==> flow/design.v <==
module control
(
	input clk,
	input reset,
	input i_enter,
	input [3:0]i_remain,
	output logic o_inc_actual,
	input i_over,
	input i_under,
	input i_equal,
	output logic o_update_leds,
	output logic o_remain_en
);
enum int unsigned
{
	s_initialize,
	s_initialize_wait,
	s_compare,
	s_equal,
	s_nonequal,
	s_nonequal_wait,
	s_end
} state, nextstate;
always_ff @ (posedge clk or posedge reset) begin
	if (reset) state <= s_initialize; 
	else state <= nextstate;
end
always_comb begin
	nextstate = state;
	o_remain_en = 1'b0;
	o_inc_actual = 1'b0;
	o_update_leds = 1'b0;
	case (state)
		s_initialize: begin
			o_inc_actual = 1;
			if (i_enter) nextstate = s_initialize_wait;
			else nextstate = s_initialize;
		end
		s_initialize_wait: begin
			if (i_enter) nextstate = s_initialize_wait;
			else nextstate = s_compare;
		end
		s_compare: begin
			o_update_leds = 1;
			if (i_equal) nextstate = s_equal;
			else begin 
				nextstate = s_nonequal;
				o_remain_en = 1;
			end
		end
		s_nonequal: begin
			if (i_remain == 3'b0) nextstate = s_end;
			else if (i_enter) nextstate = s_nonequal_wait;
			else nextstate = s_nonequal;
		end
		s_nonequal_wait: begin
			if (i_enter) nextstate = s_nonequal_wait;
			else nextstate = s_compare;
		end
		s_equal: begin
			o_remain_en = 1;
			nextstate = s_end;
		end
		s_end: 
			if (reset) nextstate = s_initialize;
		default nextstate = s_initialize;
	endcase
end
endmodule
module datapath
(
	input clk,
	input reset,
	input [7:0] i_guess,
	input i_inc_actual,
	input i_remain_en,
	output o_over,
	output o_under,
	output o_equal,
	output [3:0]o_remain
);
logic [7:0] actual;
always_ff @ (posedge clk or posedge reset) begin
	if (reset) begin
		actual <= '0;
		o_remain <= 3'd7;
	end
	else begin
		if (i_inc_actual) actual <= actual + 8'd1;
		if (i_remain_en) o_remain <= o_remain - 1'd1;
	end
end
assign o_over = i_guess > actual;
assign o_equal = i_guess == actual;
assign o_under = i_guess < actual;
endmodule
module de1soc_top 
(
    input                     CLOCK_50,
    output      [6:0]         HEX0,
    output      [6:0]         HEX1,
    output      [6:0]         HEX2,
    output      [6:0]         HEX3,
    output      [6:0]         HEX4,
    output      [6:0]         HEX5,
    input       [3:0]         KEY,
    output      [9:0]         LEDR,
    input       [9:0]         SW,
    output      [7:0]         VGA_B,
    output                    VGA_BLANK_N,
    output                    VGA_CLK,
    output      [7:0]         VGA_G,
    output                    VGA_HS,
    output      [7:0]         VGA_R,
    output                    VGA_SYNC_N,
    output                    VGA_VS
);
	wire clk = CLOCK_50;
	wire reset = ~KEY[0];
	wire enter = ~KEY[1];
	wire [7:0] guess = SW[7:0];
	wire under;
	wire over;
	wire equal;
	wire update_leds;
	wire [3:0]remain;
	game game_inst
	(
		.clk(clk),
		.reset(reset),
		.i_guess(guess),
		.i_enter(enter),
		.o_under(under),
		.o_over(over),
		.o_equal(equal),
		.o_update_leds(update_leds),
		.remain(remain)
	);
	led_ctrl ledc_under(clk, reset, under, update_leds, LEDR[7]);
	led_ctrl ledc_over(clk, reset, over, update_leds, LEDR[0]);
	led_ctrl ledc_equal(clk, reset, equal, update_leds, LEDR[4]);
	hex_decoder hexdec_guess0
	(
		.hex_digit(guess[3:0]),
		.segments(HEX0)
	);
	hex_decoder hexdec_guess1
	(
		.hex_digit(guess[7:4]),
		.segments(HEX1)
	);
	hex_decoder hexdec_remain
	(
		.hex_digit(remain[3:0]),
		.segments(HEX5)
	);
	assign HEX2 = '1;
	assign HEX3 = '1;
	assign HEX4 = '1;
endmodule
module game 
(
	input clk,
	input reset,
	input [7:0] i_guess,
	input i_enter,
	output o_under,
	output o_over,
	output o_equal,
	output o_update_leds,
	output logic [3:0] remain
);
	logic dp_inc_actual;
	logic dp_over;
	logic dp_under;
	logic dp_equal;
	logic remain_en;
	datapath the_datapath
	(
		.clk(clk),
		.reset(reset),
		.i_guess(i_guess),
		.i_inc_actual(dp_inc_actual),
		.i_remain_en(remain_en),
		.o_over(dp_over),
		.o_under(dp_under),
		.o_equal(dp_equal),
		.o_remain(remain)
	);
	control the_control
	(
		.clk(clk),
		.reset(reset),
		.i_enter(i_enter),
		.i_remain(remain),
		.o_inc_actual(dp_inc_actual),
		.i_over(dp_over),
		.i_under(dp_under),
		.i_equal(dp_equal),
		.o_update_leds(o_update_leds),
		.o_remain_en(remain_en)
	);
	assign o_under = dp_under;
	assign o_over = dp_over;
	assign o_equal = dp_equal;
endmodule
module hex_decoder
(
	input [3:0] hex_digit,
	output logic [6:0] segments
);
    always_comb begin
        case (hex_digit)
            4'h0: segments = 7'b1000000;
            4'h1: segments = 7'b1111001;
            4'h2: segments = 7'b0100100;
            4'h3: segments = 7'b0110000;
            4'h4: segments = 7'b0011001;
            4'h5: segments = 7'b0010010;
            4'h6: segments = 7'b0000010;
            4'h7: segments = 7'b1111000;
            4'h8: segments = 7'b0000000;
            4'h9: segments = 7'b0011000;
            4'hA: segments = 7'b0001000;
            4'hB: segments = 7'b0000011;
            4'hC: segments = 7'b1000110;
            4'hD: segments = 7'b0100001;
            4'hE: segments = 7'b0000110;
            4'hF: segments = 7'b0001110;   
            default: segments = 7'h7f;
        endcase
	end
endmodule
module led_ctrl
(
	input clk,
	input reset,
	input i_val,
	input i_enable,
	output logic o_out
);
always_ff @ (posedge clk or posedge reset) begin
	if (reset) o_out <= '0;
	else if (i_enable) o_out <= i_val;
end
endmodule
# --- From RTL to reports: de1soc_top ---
# What the tools print for de1soc_top, step after step.
# Line numbers count from 1 in the design file above.
# Operators carry their Yosys type and port widths (W data, S select, Z words).
# Library cell names are shortened.
inputs:
  design: "de1soc_top"
  clock_port: "CLOCK_50"
  cell_library: "sky130hd"
  lib_corner: "tt_025C_1v80"

# --- Word level ---
# Counts by Yosys on the flattened word-level netlist (proc, flatten, opt, wreduce; memories kept). Register bits leave out memories and registers merged into their read ports (data or address). Print and check cells are left out.
# Memory sizes are those after Yosys's memory passes, which may raise the word count (mostly to a power of two), join words into wider ones and drop unused or constant bits.
classes:
  addsub: 2
  n_cmp: 2
  n_eq: 8
  mux: 12
  n_reduce_logical: 2
op_table:
  columns: ["op", "count"]
  rows:
  - ["$pmux W32 S7", 1]
  - ["$eq A32 B3 Y1 const B", 3]
  - ["$eq A32 B2 Y1 const B", 2]
  - ["$eq A32 B1 Y1 const B", 1]
  - ["$logic_not A32 Y1", 1]
  - ["$mux W32", 1]
  - ["$add A8 B1 Y8 const B", 1]
  - ["$gt A8 B8 Y1", 1]
  - ["$lt A8 B8 Y1", 1]
  - ["$eq A8 B8 Y1", 1]
  - ["$mux W3", 2]
  - ["$mux W1", 5]
  - ["$sub A4 B1 Y4 const B", 1]
  - ["$logic_not A4 Y1", 1]
  - ["$mux W2", 2]
  - ["$ne A2 B2 Y1 const B", 1]
  - ["$pmux W1 S2", 1]
bits:
  regBits: 47
  romBits: 336
  mem_count: 3
  in_bits: 15
  out_inout_bits: 81
memory_table:
  columns: ["memory", "words", "word_bits", "read_ports", "wr", "line_no", "rtl"]
  rows:
  - ["(no name shown)", 16, 7, 1, 0, 213, "case (hex_digit)"]
  - ["(no name shown)", 16, 7, 1, 0, 213, null]
  - ["(no name shown)", 16, 7, 1, 0, 213, null]

# --- Longest topological paths ---
# Depth = most cells in a row (Yosys ltp): at word level without a register or memory, in the mapped netlist without a sequential cell, where the memories' decode and read muxes count.
logic_depth:
  depth_word: 3
  ABC_AREA: 0
  depth_mapped: 6
  ltp_nobuf: 6

# --- Synthesis result ---
# Source: synth_stat.txt of the flow (Yosys; design flattened, memories mapped). It holds for the ABC_AREA given above (unset counts as 0); a run with the other value may have another netlist.
types:
  columns: ["cell", "count", "area_total_um2"]
  rows:
  - ["buf_4", 61, 457.939]
  - ["dfrtp_1", 18, 450.432]
  - ["ha_1", 24, 300.288]
  - ["dfstp_2", 4, 105.101]
  - ["nor2_1", 21, 78.826]
  - ["mux2i_1", 7, 70.067]
  - ["o21ai_0", 14, 70.067]
  - ["xnor2_1", 8, 70.067]
  - ["inv_1", 18, 67.565]
  - ["nand2_1", 15, 56.304]
  - ["a21oi_1", 11, 55.053]
  - ["mux2_2", 4, 45.043]
  - ["a22o_1", 5, 43.792]
  - ["o31ai_1", 4, 30.029]
  - ["nor4_4", 1, 21.27]
  - ["buf_2", 4, 20.019]
  - ["nand3_1", 4, 20.019]
  - ["nor2_8", 1, 20.019]
# Other cell types: 23; their cells: 33.
mapped:
  mapped_cells: 257
  synth_area_um2: 2233.4
  sequential_area_um2: 555.5
  flip_flops: 22
# By module: a second synthesis without flattening, with its own total; a netlist apart from the flattened one above.
hier_totals:
  hier_cells: 276
  hier_area_um2: 2337.2
# Rows give one instance, submodules left out.
by_module:
  columns: ["mod", "instances", "cells", "mod_area_um2"]
  rows:
  - ["hex_decoder", 3, 38, 257.7]
  - ["datapath", 1, 69, 714.4]
  - ["de1soc_top", 1, 61, 442.9]
  - ["control", 1, 23, 275.3]
  - ["led_ctrl", 3, 3, 43.8]
  - ["game", 1, 0, 0.0]

# --- Timing after synthesis ---
# OpenSTA on the mapped netlist: ideal clock, no wires. The path of least setup slack (recovery checks aside). Input and output delay are each 20% of the period. Register names are those of the netlist, which keeps one name where synthesis merged equal registers.
synth_timing:
  path_type: "flip-flop to output port"
  startpoint: "register game_inst.the_datapath.o_remain[0]"
  endpoint: "output port HEX5[3]"
  clock_period_ns: 2.47
  output_delay_ns: 0.494
  t_first_pin_ns: 0.000
  arrival_ns: 1.391
  slack_ns: 0.585
  delay_ns: 1.391
  path_stages: 4
  path_buffers: 0
  period_less_setup_slack_ns: 1.885
# "delay_ns" is the arrival time less input delay plus setup time.
# A path that ends at an output port has no setup time.
# "path_stages" counts driving pins, that of a launching flip-flop among them; a cell with two outputs on the path counts twice.
# "period_less_setup_slack_ns" = period - worst setup slack (recovery checks aside). The figure is calculated, with input and output delays left at 20% of the set period.
# The rows between start and end are the longest chain of elaborated cells between them; the timing report does not say that the signal goes this way. Where chains are equally long, one stands for them.
# A line is the first line of the expression or statement that the cell stems from. Yosys adds cells for indexed reads and writes and turns some case tables into memories.
# A memory read counts as a cell of the chain, while the word-level depth stops at memories.
synth_via:
  path_cell_list: "dfstp_2 > inv_1 > ha_1 > o32ai_1"
  elab_chain_len: 1
  cells_between: 1
  lines_between: 1
  classes_between: "memory (1)"
synth_rtl:
  columns: ["item", "line_no", "rtl"]
  rows:
  - ["start, declared", 80, "output [3:0]o_remain"]
  - ["start, assigned", 86, "o_remain <= 3'd7;"]
  - ["start, assigned", 90, "if (i_remain_en) o_remain <= o_remain - 1'd1;"]
  - ["$mem_v2 Z16 W7", 213, "case (hex_digit)"]
  - ["end, declared", 105, "output      [6:0]         HEX5,"]

# --- Worst path after layout ---
# Path of least setup slack in the final report of flow run 1 (OpenROAD, finished layout, wires in). Where an end is a register, its clock arrival counts in the times.
layout_timing:
  path_type: "flip-flop to output port"
  startpoint: "register game_inst.the_datapath.o_remain[0]"
  endpoint: "output port HEX5[0]"
  clock_period_ns: 1.44
  output_delay_ns: 0.29
  t_first_pin_ns: 0.25
  arrival_ns: 1.67
  slack_ns: -0.52
  path_stages: 6
  path_buffers: 1
# The rows between start and end are the longest chain of elaborated cells between them; the timing report does not say that the signal goes this way. Where chains are equally long, one stands for them.
# A memory read counts as a cell of the chain, while the word-level depth stops at memories.
layout_via:
  path_cell_list: "dfstp_2 > ha_4 > nor2_2 > or3_1 > o31ai_1 > buf_2"
  elab_chain_len: 1
  cells_between: 1
  lines_between: 1
  classes_between: "memory (1)"
layout_rtl:
  columns: ["item", "line_no", "rtl"]
  rows:
  - ["start, declared", 80, "output [3:0]o_remain"]
  - ["start, assigned", 86, "o_remain <= 3'd7;"]
  - ["start, assigned", 90, "if (i_remain_en) o_remain <= o_remain - 1'd1;"]
  - ["$mem_v2 Z16 W7", 213, "case (hex_digit)"]
  - ["end, declared", 105, "output      [6:0]         HEX5,"]

Wiki page: de1soc_top / flow data

Stored flow runs of de1soc_top (2 of them; Yosys, OpenROAD, sky130hd). They differ in their settings and are not a sequence. Constraints: input delay and output delay 20% of the set period each, output load 0.01 pF.
By "period_reached_ns" is meant the clock period of the run minus its worst setup slack. This is arithmetic on one report: input and output delays are still those of the set period (20% each).
"worst_path_time_ns" is the time allowed to the run's worst setup path (the clock period less input and output delay, where it has them) less its slack. Clock arrival times count: a late capture clock shortens it, a late launch clock lengthens it.
"power_total_mw" is the tool's figure for a default switching activity; nothing was simulated.

--- flow run 1 ---
==> flow/run.sh <==
#!/bin/bash
# the make line also repeats the synthesis and layout settings of config.mk as NAME=value (left out here)
make -C /OpenROAD-flow-scripts/flow DESIGN_CONFIG=/design/flow/config.mk WORK_HOME=/design/flow/orfs CLKGATE_MAP_FILE= finish
==> flow/config.mk <==
export PLATFORM = sky130hd
export DESIGN_NAME = de1soc_top
export DESIGN_NICKNAME = de1soc_top
export VERILOG_FILES = /design/flow/design.v
export SDC_FILE = /design/flow/constraint.sdc
export NUM_CORES = 4
export LEC_CHECK = 0
export CAP_MARGIN = 25
export CELL_PAD_IN_SITES_DETAIL_PLACEMENT = 1
export CELL_PAD_IN_SITES_GLOBAL_PLACEMENT = 2
export CORE_MARGIN = 4
export CORE_UTILIZATION = 16
export CTS_CLUSTER_DIAMETER = 84
export GPL_ROUTABILITY_DRIVEN = 1
export MAX_ROUTING_LAYER = met4
export PLACE_DENSITY_LB_ADDON = 0.02
export SETUP_SLACK_MARGIN = 0.07
export SLEW_MARGIN = 30
export TNS_END_PERCENT = 85
==> flow/constraint.sdc <==
create_clock -name core_clock -period 1.44 [get_ports {CLOCK_50}]
set_input_delay 0.2880 -clock core_clock [delete_from_list [all_inputs] [get_ports {CLOCK_50}]]
set_output_delay 0.2880 -clock core_clock [all_outputs]
set_load 0.01 [all_outputs]

==> results, as YAML <==
results:
  period_reached_ns: 1.959
  tns_setup_ns: -4.611
  power_total_mw: 5.336
  post_route_stdcell_area_um2: 3853.7
  synth_area_um2: 2233.4
  worst_path_time_ns: 1.67
  critical_path_kind: "flip-flop to output port"
  utilization_pct: 28.6
  die_um2: 15912.6
  timing.setup.ws_ns: -0.519

--- flow run 2 ---
==> flow/run.sh <==
#!/bin/bash
# the make line also repeats the synthesis and layout settings of config.mk as NAME=value (left out here)
make -C /OpenROAD-flow-scripts/flow DESIGN_CONFIG=/design/flow/config.mk WORK_HOME=/design/flow/orfs CLKGATE_MAP_FILE= finish
==> flow/config.mk <==
export PLATFORM = sky130hd
export DESIGN_NAME = de1soc_top
export DESIGN_NICKNAME = de1soc_top
export VERILOG_FILES = /design/flow/design.v
export SDC_FILE = /design/flow/constraint.sdc
export NUM_CORES = 4
export LEC_CHECK = 0
export ABC_AREA = 1
export CAP_MARGIN = 20
export CELL_PAD_IN_SITES_DETAIL_PLACEMENT = 0
export CORE_MARGIN = 2
export CORE_UTILIZATION = 48
export CTS_CLUSTER_DIAMETER = 50
export MIN_ROUTING_LAYER = met1
export SETUP_SLACK_MARGIN = 0.1
export SLEW_MARGIN = 0
export TNS_END_PERCENT = 45
==> flow/constraint.sdc <==
create_clock -name core_clock -period 1.72 [get_ports {CLOCK_50}]
set_input_delay 0.3440 -clock core_clock [delete_from_list [all_inputs] [get_ports {CLOCK_50}]]
set_output_delay 0.3440 -clock core_clock [all_outputs]
set_load 0.01 [all_outputs]

==> results, as YAML <==
results:
  worst_path_time_ns: 1.55
  critical_path_kind: "flip-flop to output port"
  period_reached_ns: 1.891
  synth_area_um2: 2247.2
  power_total_mw: 3.500
  utilization_pct: 63.8
  die_um2: 5244.7
  timing.setup.ws_ns: -0.171
  tns_setup_ns: -0.812
  post_route_stdcell_area_um2: 2835.2
